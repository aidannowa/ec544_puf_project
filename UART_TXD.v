==> flow/design.v <==
`timescale 1ns / 1ps
module UART_TXD(clk, tx_DV, tx_Byte, tx_Active_out, tx_Serial_out, tx_Done_out);
    parameter clks_per_Bit = 867;
    input clk, tx_DV;
    input [7:0] tx_Byte;
    output tx_Active_out;
    output reg tx_Serial_out;
    output tx_Done_out;
    parameter IDLE = 3'b000;
    parameter tx_Start_Bit = 3'b001;
    parameter tx_Data_Bit = 3'b010;
    parameter tx_Stop_Bit = 3'b011;
    parameter cleanup = 3'b100;
    reg tx_Done = 1'b1;
    reg tx_Active = 1'b1;
    reg [7:0] clk_Count = 0;
    reg [2:0] bit_Index = 0;
    reg [7:0] tx_Data = 0;
    reg [2:0] sm_Main = 0;
    always @(posedge clk) begin
        case(sm_Main)
            IDLE: begin
                tx_Serial_out <= 1'b1;
                tx_Done <= 1'b0;
                clk_Count <= 0;
                bit_Index <= 0;
                if(tx_DV == 1'b1) begin 
                    tx_Active <= 1'b1;
                    tx_Data <= tx_Byte;
                    sm_Main <= tx_Start_Bit;
                end  
                else
                    sm_Main <= IDLE;
            end
            tx_Start_Bit: begin
                tx_Serial_out <= 1'b0;
                if(clk_Count < 866) begin 
                    clk_Count <= clk_Count + 1;
                    sm_Main <= tx_Start_Bit;
                end  
                else begin
                    clk_Count <= 0;
                    sm_Main <= tx_Data_Bit;
                end
            end                    
            tx_Data_Bit: begin    
                tx_Serial_out <= tx_Data[bit_Index];
                if(clk_Count < 866) begin
                    clk_Count <= clk_Count + 1;
                    sm_Main <= tx_Data_Bit;
                end  
                else begin
                    clk_Count <= 0;
                    if(bit_Index < 7) begin
                        bit_Index <= bit_Index + 1;
                        sm_Main <= tx_Data_Bit;
                    end  
                    else begin
                        bit_Index <= 0;
                        sm_Main <= tx_Stop_Bit;
                    end  
                end  
            end   
            tx_Stop_Bit: begin
                tx_Serial_out <= 1'b1;
                if(clk_Count < 866) begin
                    clk_Count <= clk_Count + 1;
                    sm_Main <= tx_Stop_Bit;
                end  
                else begin
                    tx_Done <= 1'b1;
                    clk_Count <= 0;
                    sm_Main <= cleanup;
                    tx_Active <= 1'b0;
                end  
            end
            cleanup: begin
                tx_Done <= 1'b1;
                sm_Main <= IDLE;
            end
            default:
                sm_Main <= IDLE;
        endcase
    end  
    assign tx_Active_out = tx_Active;
    assign tx_Done_out = tx_Done;                 
endmodule
### Step by step through the tools: UART_TXD

Tool output for the design above, in the order of the flow.
Line numbers count from 1 in the design file above.
Operators carry their Yosys type and port widths (W data, S select, Z words).
Not given: n/a

| inputs | value |
|---|---|
| top module | UART_TXD |
| clock port | clk |
| cell library | sky130hd |
| timing corner | tt_025C_1v80 |

### Word-level counts

Counts by Yosys on the flattened word-level netlist (proc, flatten, opt, wreduce; memories kept). Register bits leave out memories and registers merged into their read ports (data or address). Print and check cells are left out.

| storage and ports | value |
|---|---|
| bits in registers | 25 |
| input bits | 10 |
| output and inout bits | 3 |
| elaborated cells | 48 |

| operators by class | value |
|---|---|
| $add $sub $neg | 2 |
| $lt $le $gt $ge | 2 |
| equal/unequal tests | 7 |
| shift operators | 1 |
| multiplexer cells | 17 |
| reduce/logical cells | 12 |

Operators by type and width:

| operator | count |
|---|---|
| $pmux W8 S2 | 1 |
| $pmux W3 S4 | 1 |
| $lt A8 B10 Y1 const B | 1 |
| $mux W3 | 3 |
| $add A8 B1 Y8 const B | 1 |
| $shiftx A8 B3 Y1 | 1 |
| $mux W8 | 1 |
| $ne A2 B2 Y1 const B | 3 |
| $reduce_and A2 Y1 | 3 |
| $eq A3 B2 Y1 const B | 2 |
| $reduce_bool A3 Y1 | 2 |
| $pmux W3 S2 | 1 |
| $pmux W1 S3 | 2 |
| $mux W1 | 6 |
| $reduce_bool A2 Y1 | 2 |
| $reduce_bool A4 Y1 | 1 |
| $add A3 B1 Y3 const B | 1 |
| $eq A3 B1 Y1 const B | 1 |
| $lt A3 B3 Y1 const B | 1 |
| $eq A3 B3 Y1 const B | 1 |
| $logic_not A3 Y1 | 1 |
| $reduce_and A3 Y1 | 1 |
| $reduce_or A3 Y1 | 1 |
| $reduce_or A2 Y1 | 1 |
| $pmux W1 S2 | 1 |
| $mux W2 | 1 |

### Logic depth

Depth = most cells in a row (Yosys ltp): at word level without a register or memory, in the mapped netlist without a sequential cell, where the memories' decode and read muxes count.

| logic depth | value |
|---|---|
| depth after elaboration | 4 |
| ABC_AREA | 0 |
| depth in mapped cells | 5 |
| depth with buffers taken out | 5 |

### Netlist

Source: synth_stat.txt of the flow (Yosys; design flattened, memories mapped). It holds for the ABC_AREA given above (unset counts as 0); a run with the other value may have another netlist.

Cells by type:

| type | count | total area (µm²) |
|---|---|---|
| sky130_fd_sc_hd__edfxtp_1 | 14 | 420.403 |
| sky130_fd_sc_hd__ha_1 | 7 | 87.584 |
| sky130_fd_sc_hd__dfxtp_1 | 2 | 40.038 |
| sky130_fd_sc_hd__mux4_2 | 1 | 22.522 |
| sky130_fd_sc_hd__mux2i_1 | 2 | 20.019 |
| sky130_fd_sc_hd__inv_1 | 4 | 15.014 |
| sky130_fd_sc_hd__nand2_1 | 4 | 15.014 |
| sky130_fd_sc_hd__and2_1 | 2 | 12.512 |
| sky130_fd_sc_hd__nand2b_1 | 2 | 12.512 |
| sky130_fd_sc_hd__buf_6 | 1 | 11.261 |
| sky130_fd_sc_hd__o211a_1 | 1 | 10.01 |
| sky130_fd_sc_hd__a221oi_1 | 1 | 8.758 |
| sky130_fd_sc_hd__nand4b_1 | 1 | 8.758 |
| sky130_fd_sc_hd__nand3b_1 | 1 | 7.507 |
| sky130_fd_sc_hd__nor3b_1 | 1 | 7.507 |
| sky130_fd_sc_hd__a31oi_1 | 1 | 6.256 |
| sky130_fd_sc_hd__or3_1 | 1 | 6.256 |
| sky130_fd_sc_hd__a21oi_1 | 1 | 5.005 |
| sky130_fd_sc_hd__nor2_1 | 1 | 3.754 |

| mapped netlist | value |
|---|---|
| standard cells after synthesis | 48 |
| synthesis area | 720.7 µm² |
| area of sequential cells | 460.4 µm² |
| flip-flop cells | 16 |
| buffers | 1 |

### Worst setup path after synthesis

OpenSTA on the mapped netlist: ideal clock, no wires. The path of least setup slack (recovery checks aside). Input and output delay are each 20% of the period. Register names are those of the netlist, which keeps one name where synthesis merged equal registers.

| path after synthesis | value |
|---|---|
| path type | register -> register |
| start | register sm_Main[0] |
| end | register tx_Serial_out |
| clock period | 1960 ps |
| library setup time | 130 ps |
| launch time at the first pin | 0 ps |
| data arrival time | 1310 ps |
| required time | 1830 ps |
| slack | 520 ps |
| path delay | 1440 ps |
| driving pins on the path | 6 |
| buffers on the path | 0 |
| period reached after synthesis | 1440 ps |

"path delay" = arrival - input delay + setup time.
"driving pins on the path" counts driving pins, that of a launching flip-flop among them; a cell with two outputs on the path counts twice.
"period reached after synthesis" = period - worst setup slack (recovery checks aside). The figure is calculated, with input and output delays left at 20% of the set period.
The rows between start and end are the longest chain of elaborated cells between them; the timing report does not say that the signal goes this way. Where chains are equally long, one stands for them.
A line is the first line of the expression or statement that the cell stems from. Yosys adds cells for indexed reads and writes and turns some case tables into memories.
A register here has more assigning lines than the two given.
Ways into the end's enable are left out, as the timed path ends at the data pin.

| between the ends, after synthesis | value |
|---|---|
| path through | sky130_fd_sc_hd__dfxtp_1 -> sky130_fd_sc_hd__inv_1 -> sky130_fd_sc_hd__ha_1 -> sky130_fd_sc_hd__nor3b_1 -> sky130_fd_sc_hd__a221oi_1 -> sky130_fd_sc_hd__o211a_1 |
| length of the longest elaborated chain | 3 |
| elaborated cells between the ends (all ways) | 6 |
| source lines of those cells | 1 |
| those cells by class | eq/ne (3); mux (1); reduce/logical (2) |

RTL lines, path after synthesis:

| what | RTL line | text |
|---|---|---|
| start: declaration | 19 | `reg [2:0] sm_Main = 0;` |
| start: assignment | 30 | `sm_Main <= tx_Start_Bit;` |
| start: assignment | 39 | `sm_Main <= tx_Start_Bit;` |
| $eq A3 B2 Y1 | 21 | `case(sm_Main)` |
| $reduce_or A2 Y1 | n/a |  |
| $pmux W1 S3 | 21 |  |
| end: assignment | 23 | `tx_Serial_out <= 1'b1;` |
| end: assignment | 47 | `tx_Serial_out <= tx_Data[bit_Index];` |
| end: declaration | 7 | `output reg tx_Serial_out;` |

### Worst path after layout

From the final timing report of stored run 2: the path of least setup slack in the routed layout; clock arrival at registers is part of the times.
The report prints the path's times to 10 ps; the period is as set.

| path after layout | value |
|---|---|
| path type | register -> register |
| start | register bit_Index[0] |
| end | register tx_Serial_out |
| clock period | 850 ps |
| library setup time | 230 ps |
| launch time at the first pin | 270 ps |
| data arrival time | 1360 ps |
| required time | 890 ps |
| slack | -470 ps |
| driving pins on the path | 3 |
| buffers on the path | 0 |

The rows between start and end are the longest chain of elaborated cells between them; the timing report does not say that the signal goes this way. Where chains are equally long, one stands for them.
A register here has more assigning lines than the two given.

| between the ends, after layout | value |
|---|---|
| path through | sky130_fd_sc_hd__edfxtp_1 -> sky130_fd_sc_hd__mux4_2 -> sky130_fd_sc_hd__o211a_1 |
| length of the longest elaborated chain | 2 |
| elaborated cells between the ends (all ways) | 2 |
| source lines of those cells | 2 |
| those cells by class | shift (1); mux (1) |

RTL lines, path after layout:

| what | RTL line | text |
|---|---|---|
| start: declaration | 17 | `reg [2:0] bit_Index = 0;` |
| start: assignment | 26 | `bit_Index <= 0;` |
| start: assignment | 55 | `bit_Index <= bit_Index + 1;` |
| $shiftx A8 B3 Y1 | 47 | `tx_Serial_out <= tx_Data[bit_Index];` |
| $pmux W1 S3 | 21 | `case(sm_Main)` |
| end: assignment | 23 | `tx_Serial_out <= 1'b1;` |
| end: assignment | 47 |  |
| end: declaration | 7 | `output reg tx_Serial_out;` |

--- measured runs ---
2 stored runs of UART_TXD in the flow (synthesis by Yosys, layout by OpenROAD, sky130hd cells), in arbitrary order. Constraints: input delay and output delay 20% of the set period each, output load 0.01 pF.
"reached clock period" is the run's clock period less its worst setup slack. It is reckoned from that one timing run; input and output delays stay at 20% of the period that was set.
"time of the worst setup path" = time allowed to the worst setup path (clock period - input delay - output delay, where it has them) - its slack; a late launch clock adds to it, a late capture clock takes from it.
"overall power" is the tool's figure for a default switching activity; nothing was simulated.
"time of the worst setup path" is known to 10 ps.

#### Stored run 1

| setting | value |
|---|---|
| period_ns | `0.881` |
| CORE_UTILIZATION | `54` |
| SETUP_SLACK_MARGIN | `0.25` |
| CORE_MARGIN | `2` |
| CELL_PAD_IN_SITES_GLOBAL_PLACEMENT | `0` |
| CELL_PAD_IN_SITES_DETAIL_PLACEMENT | `1` |
| TNS_END_PERCENT | `65` |
| CAP_MARGIN | `25` |
| MAX_ROUTING_LAYER | `met5` |
| SLEW_MARGIN | `20` |

Stopped before the end: clock tree synthesis reported DPL-0033.

#### Stored run 2

| setting | value |
|---|---|
| period_ns | `0.85` |
| CORE_UTILIZATION | `43` |
| PLACE_DENSITY_LB_ADDON | `0.02` |
| CELL_PAD_IN_SITES_GLOBAL_PLACEMENT | `1` |
| TNS_END_PERCENT | `5` |
| CTS_CLUSTER_SIZE | `83` |
| MIN_ROUTING_LAYER | `met1` |
| CAP_MARGIN | `20` |
| CORE_MARGIN | `2` |
| SLEW_MARGIN | `20` |

| result | value |
|---|---|
| mapped cell area after synthesis | 720.7 µm² |
| area inside the die boundary | 2019.6 µm² |
| standard-cell area after layout | 1053.5 µm² |
| utilization of the finished layout | 0.683 |
| worst setup slack after layout | -472 ps |
| summed negative setup slack | -6182 ps |
| lowest hold slack | 440 ps |
| overall power | 1530 µW |
| reached clock period | 1322 ps |
| time of the worst setup path | 1320 ps |
| class of the worst setup path | register -> register |
--- end ---
